==> flow/design.v <==
module regfile
(
    input clk,
    input rst_n,
    input cs,
    input wren,
    input[4:0] reg_addr,
    input[31:0] data_in,
    output reg [31:0] data_out
);
    reg  [31:0] reg0;
    reg  [31:0] reg1;
    reg  [31:0] reg2;
    reg  [31:0] reg3;
    reg  [31:0] reg4;
    reg  [31:0] reg5;
    wire  [3:0] byte_cs;
    assign byte_cs = 4'b1111;
always @(posedge clk or negedge rst_n)
begin
    if(~rst_n) reg0<=#1 32'h0000_0000;
    else
	if((cs==1'b1)&& (reg_addr==5'h00) && (wren==1'b1))  
        begin
            if(byte_cs[0]==1'b1)  reg0[7:0]<=#1 data_in[7:0];
            if(byte_cs[1]==1'b1)  reg0[15:8]<=#1 data_in[15:8];
            if(byte_cs[2]==1'b1)  reg0[23:16]<=#1 data_in[23:16];
            if(byte_cs[3]==1'b1)  reg0[31:24]<=#1 data_in[31:24];
	end 
end	 
always @(posedge clk or negedge rst_n)
begin
    if(~rst_n) reg1<=#1 32'h0000_0000;
    else
	if((cs==1'b1)&& (reg_addr==5'h01) && (wren==1'b1))  
        begin
            if(byte_cs[0]==1'b1)  reg1[7:0]<=#1 data_in[7:0];
            if(byte_cs[1]==1'b1)  reg1[15:8]<=#1 data_in[15:8];
            if(byte_cs[2]==1'b1)  reg1[23:16]<=#1 data_in[23:16];
            if(byte_cs[3]==1'b1)  reg1[31:24]<=#1 data_in[31:24];
	end 
end	 
always @(posedge clk or negedge rst_n)
begin
    if(~rst_n) reg2<=#1 32'h0000_0000;
    else
	if((cs==1'b1)&& (reg_addr==5'h02) && (wren==1'b1))  
        begin
            if(byte_cs[0]==1'b1)  reg2[7:0]<=#1 data_in[7:0];
            if(byte_cs[1]==1'b1)  reg2[15:8]<=#1 data_in[15:8];
            if(byte_cs[2]==1'b1)  reg2[23:16]<=#1 data_in[23:16];
            if(byte_cs[3]==1'b1)  reg2[31:24]<=#1 data_in[31:24];
	end 
end	
always @(posedge clk or negedge rst_n)
begin
    if(~rst_n) reg3<=#1 32'h0000_0000;
    else
	if((cs==1'b1)&& (reg_addr==5'h03) && (wren==1'b1))  
        begin
            if(byte_cs[0]==1'b1)  reg3[7:0]<=#1 data_in[7:0];
            if(byte_cs[1]==1'b1)  reg3[15:8]<=#1 data_in[15:8];
            if(byte_cs[2]==1'b1)  reg3[23:16]<=#1 data_in[23:16];
            if(byte_cs[3]==1'b1)  reg3[31:24]<=#1 data_in[31:24];
	end 
end	
always @(posedge clk or negedge rst_n)
begin
    if(~rst_n) reg4<=#1 32'h0000_0000;
    else
	if((cs==1'b1)&& (reg_addr==5'h04) && (wren==1'b1))  
        begin
            if(byte_cs[0]==1'b1)  reg4[7:0]<=#1 data_in[7:0];
            if(byte_cs[1]==1'b1)  reg4[15:8]<=#1 data_in[15:8];
            if(byte_cs[2]==1'b1)  reg4[23:16]<=#1 data_in[23:16];
            if(byte_cs[3]==1'b1)  reg4[31:24]<=#1 data_in[31:24];
	end 
end	
always @(posedge clk or negedge rst_n)
begin
    if(~rst_n) reg5<=#1 32'h0000_0000;
    else
	if((cs==1'b1)&& (reg_addr==5'h05) && (wren==1'b1))  
        begin
            if(byte_cs[0]==1'b1)  reg5[7:0]<=#1 data_in[7:0];
            if(byte_cs[1]==1'b1)  reg5[15:8]<=#1 data_in[15:8];
            if(byte_cs[2]==1'b1)  reg5[23:16]<=#1 data_in[23:16];
            if(byte_cs[3]==1'b1)  reg5[31:24]<=#1 data_in[31:24];
	end 
end	
always @(posedge clk or negedge rst_n)
begin
    if(~rst_n) data_out<=#1 32'h0000_0000;
    else
	if((cs==1'b1) && (wren==1'b0))
	begin
            case(reg_addr)
	 	5'h0:	data_out<= #1 reg0;
	 	5'h1:	data_out<= #1 reg1;
	 	5'h2:	data_out<= #1 reg2;
	 	5'h3:	data_out<= #1 reg3;
	 	5'h4:	data_out<= #1 reg4;
	 	5'h5:	data_out<= #1 reg5;
		default:data_out<= #1 32'h0;
	    endcase
	end
end	 
endmodule
# Tool chain data of regfile
# The steps from the RTL of regfile to its reports follow in flow order.
# Line numbers count from 1 in the design file above.
# Cell names lack the library's common part.
# Not given: --
[setup] top_module="regfile" clk_port="clk" library="sky130hd" lib_corner="tt_025C_1v80"

# After elaboration
# Counts by Yosys on the flattened word-level netlist (proc, flatten, opt, wreduce; memories kept). Register bits leave out memories and registers merged into their read ports (data or address); mux counts leave out enables and synchronous resets folded into registers. Print and check cells are left out. Cells with the same type and inputs are merged into one.
[word_totals] output_inout_bits=32 in_bits=41 ff_bits=224
[op_classes] logic=1 reduce_logical=14 n_eq=5 mux=1
[op_table] op="case mux 32 bit (select 6 bit)" count=1
[op_table] op="logical AND 1 bit" count=13
[op_table] op="equality test 5 x 2 -> 1 bit with constant B" count=2
[op_table] op="equality test 5 x 3 -> 1 bit with constant B" count=2
[op_table] op="equality test 5 x 1 -> 1 bit with constant B" count=1
[op_table] op="logical NOT 5 bit" count=1
[op_table] op="NOT 1 bit" count=1

# Logic depth
# Longest topological path by Yosys (ltp), each cell counted once; first at word level (registers and memories cut), then after technology mapping (sequential cells cut; the memories' decode and read muxes count).
[logic_depth] ltp_word=3 ABC_AREA=1 mapped_depth=11 ltp_nobuf=10

# Mapped cells and area
# The flow's flattened synthesis, as Yosys stat reports it; memories are mapped. The netlist is that of the ABC_AREA named above (0 if unset); the other value can give another one.
[types] type="dfrtp_1" count=224 type_area_um2=5.61E+03
[types] type="nand2_1" count=474 type_area_um2=1.78E+03
[types] type="nand4_1" count=108 type_area_um2=675.648
[types] type="o21ai_1" count=97 type_area_um2=485.466
[types] type="o21ai_0" count=95 type_area_um2=475.456
[types] type="inv_1" count=71 type_area_um2=266.506
[types] type="nand3_1" count=34 type_area_um2=170.163
[types] type="nor2_1" count=38 type_area_um2=142.637
[types] type="buf_2" count=28 type_area_um2=140.134
[types] type="clkbuf_1" count=37 type_area_um2=138.883
[types] type="nor2_4" count=5 type_area_um2=56.304
[types] type="buf_4" count=7 type_area_um2=52.55
[types] type="buf_1" count=11 type_area_um2=41.29
[types] type="nand2_4" count=2 type_area_um2=22.522
[types] type="nand4_4" count=1 type_area_um2=21.27
[types] type="nand2_2" count=3 type_area_um2=18.768
[types] type="nor2_2" count=3 type_area_um2=18.768
[types] type="clkinv_1" count=1 type_area_um2=3.754
[types] type="inv_2" count=1 type_area_um2=3.754
[mapped] mapped_cells=1240 n_buf=83 synth_area_um2=10118.5 ff_cells=224

# Path before layout
# Path of least setup slack by OpenSTA after synthesis, without wires, with an ideal clock, recovery checks aside; 20% of the period is set as input and as output delay. Where synthesis merged equal registers, the netlist keeps one of their names.
[synth_path] path_type="in2reg" start="input reg_addr[4]" end="register reg0[23]" path_buffers=2 period_ns=2.77 input_delay_ns=0.554 setup_time_ns=0.131 path_delay_ns=1.071 arrival_ns=1.494 path_slack_ns=1.145 launch_ns=0.554 driving_pins=8 required_ns=2.639 period_less_setup_slack_ns=1.625
# "path_delay_ns" is the arrival time less input delay plus setup time.
# "driving_pins": output pins that drive a net of the path, with the launching flip-flop's if there is one; two outputs of one cell count as two.
# "period_less_setup_slack_ns" = period - worst setup slack (recovery checks aside). The figure is calculated, with input and output delays left at 20% of the set period.
# Between the ends stands the longest chain of elaborated cells between them, by number of cells; it is not shown to be the way that was timed. Of several equally long chains one is given.
# A line is the first line of the expression or statement that the cell stems from. Yosys adds cells for indexed reads and writes and turns some case tables into memories.
[synth_between] cell_sequence="inv_1 -> buf_2 -> nand2_1 -> nor2_4 -> nand2_4 -> clkbuf_1 -> nand2_1 -> o21ai_0" elab_chain_len=3
[synth_lines] element="start, declared" line=7 rtl="input[4:0] reg_addr,"
[synth_lines] element="logical NOT 5 bit" line=23 rtl="if((cs==1'b1)&& (reg_addr==5'h00) && (wren==1'b1))"
[synth_lines] element="logical AND 1 bit x2" line=23
[synth_lines] element="end, assigned" line=21 rtl="if(~rst_n) reg0<=#1 32'h0000_0000;"
[synth_lines] element="end, assigned" line=27 rtl="if(byte_cs[2]==1'b1)  reg0[23:16]<=#1 data_in[23:16];"
[synth_lines] element="end, declared" line=11 rtl="reg  [31:0] reg0;"

# Worst path after layout
# From the final timing report of flow run 1: the path of least setup slack in the routed layout; clock arrival at registers is part of the times.
[layout_path] path_type="in2reg" start="input reg_addr[0]" end="register data_out[1]" required_ns=2.72 input_delay_ns=0.46 path_buffers=2 launch_ns=0.46 period_ns=2.3 path_slack_ns=0.11 setup_time_ns=0.05 arrival_ns=2.61 driving_pins=9
# Between the ends stands the longest chain of elaborated cells between them, by number of cells; it is not shown to be the way that was timed. Of several equally long chains one is given.
# A register here has more assigning lines than the two given.
[layout_between] cell_sequence="clkdlybuf4s50_1 -> nor2_2 -> clkbuf_1 -> nand4_1 -> nand2_1 -> nor2_1 -> nand2_1 -> nand2_1 -> nand2_1" elab_chain_len=2
[layout_lines] element="start, declared" line=7 rtl="input[4:0] reg_addr,"
[layout_lines] element="equality test 5 x 3 -> 1 bit" line=97 rtl="case(reg_addr)"
[layout_lines] element="case mux 32 bit (select 6 bit)" line=97
[layout_lines] element="end, assigned" line=98 rtl="5'h0: data_out<= #1 reg0;"
[layout_lines] element="end, assigned" line=99 rtl="5'h1: data_out<= #1 reg1;"
[layout_lines] element="end, declared" line=9 rtl="output reg [31:0] data_out"

Module regfile, platform sky130hd: 2 stored runs of the flow (Yosys, OpenROAD) with differing settings, in no particular order. Input and output delays are each 20% of the period that was set; the output load is 0.01 pF.
"clock_period_reached_ns" means the clock period less the worst setup slack. The figure is calculated, with input and output delays left at 20% of the set period.
"critical_path_time_ns" means the part of the period allowed to the worst setup path (the constraints hold back 20% at inputs and 20% at outputs) less its slack; where the path has registers, the arrival times of their clocks count too.
By "design_power_w" is meant OpenSTA's value without simulated activity: inputs other than the clock are taken to toggle once in ten clock periods, and the tool carries that through the logic.

[flow] flow run 1: files
==> flow/run.sh <==
#!/bin/bash
# the make line also repeats the synthesis and layout settings of config.mk as NAME=value (left out here)
make -C /OpenROAD-flow-scripts/flow DESIGN_CONFIG=/design/flow/config.mk WORK_HOME=/design/flow/orfs CLKGATE_MAP_FILE= finish
==> flow/config.mk <==
export PLATFORM = sky130hd
export DESIGN_NAME = regfile
export DESIGN_NICKNAME = regfile
export VERILOG_FILES = /design/flow/design.v
export SDC_FILE = /design/flow/constraint.sdc
export NUM_CORES = 4
export LEC_CHECK = 0
export ABC_AREA = 1
export CAP_MARGIN = 20
export CELL_PAD_IN_SITES_GLOBAL_PLACEMENT = 2
export CORE_MARGIN = 10
export CORE_UTILIZATION = 28
export CTS_CLUSTER_DIAMETER = 102
export CTS_CLUSTER_SIZE = 49
export GPL_TIMING_DRIVEN = 0
export HOLD_SLACK_MARGIN = -0.02
export MAX_ROUTING_LAYER = met4
export MIN_ROUTING_LAYER = met1
export PLACE_DENSITY = 0.75
export SLEW_MARGIN = 20
==> flow/constraint.sdc <==
create_clock -name core_clock -period 2.3 [get_ports {clk}]
set_input_delay 0.4600 -clock core_clock [delete_from_list [all_inputs] [get_ports {clk}]]
set_output_delay 0.4600 -clock core_clock [all_outputs]
set_load 0.01 [all_outputs]

[flow] flow run 1: metrics
[metrics] tns_ns = 0.000
[metrics] clock_period_reached_ns = 2.190
[metrics] synthArea_um2 = 10118.5
[metrics] design_power_w = 0.008052
[metrics] final_cell_area_um2 = 11891.4
[metrics] total_die_area_um2 = 44142.0
[metrics] final_util_pct = 33.4
[metrics] final_setup_ws_ns = 0.110
[metrics] critical_path_time_ns = 1.73
[metrics] worst_path_kind = in2reg

[flow] flow run 2: files
==> flow/run.sh <==
#!/bin/bash
# the make line also repeats the synthesis and layout settings of config.mk as NAME=value (left out here)
make -C /OpenROAD-flow-scripts/flow DESIGN_CONFIG=/design/flow/config.mk WORK_HOME=/design/flow/orfs CLKGATE_MAP_FILE= finish
==> flow/config.mk <==
export PLATFORM = sky130hd
export DESIGN_NAME = regfile
export DESIGN_NICKNAME = regfile
export VERILOG_FILES = /design/flow/design.v
export SDC_FILE = /design/flow/constraint.sdc
export NUM_CORES = 4
export LEC_CHECK = 0
export ABC_AREA = 0
export CAP_MARGIN = 25
export CELL_PAD_IN_SITES_GLOBAL_PLACEMENT = 1
export CORE_MARGIN = 2
export CORE_UTILIZATION = 64
export GPL_ROUTABILITY_DRIVEN = 0
export GPL_TIMING_DRIVEN = 0
export PLACE_DENSITY_LB_ADDON = 0.15
export SETUP_SLACK_MARGIN = 0.81
export SLEW_MARGIN = 35
export TNS_END_PERCENT = 80
==> flow/constraint.sdc <==
create_clock -name core_clock -period 3.65 [get_ports {clk}]
set_input_delay 0.7300 -clock core_clock [delete_from_list [all_inputs] [get_ports {clk}]]
set_output_delay 0.7300 -clock core_clock [all_outputs]
set_load 0.01 [all_outputs]

[flow] flow run 2: metrics
[metrics] tns_ns = 0.000
[metrics] clock_period_reached_ns = 2.771
[metrics] synthArea_um2 = 9960.8
[metrics] design_power_w = 0.005924
[metrics] final_cell_area_um2 = 11712.5
[metrics] total_die_area_um2 = 16577.9
[metrics] final_util_pct = 77.0
[metrics] final_setup_ws_ns = 0.879
[metrics] critical_path_time_ns = 2.04
[metrics] worst_path_kind = in2reg
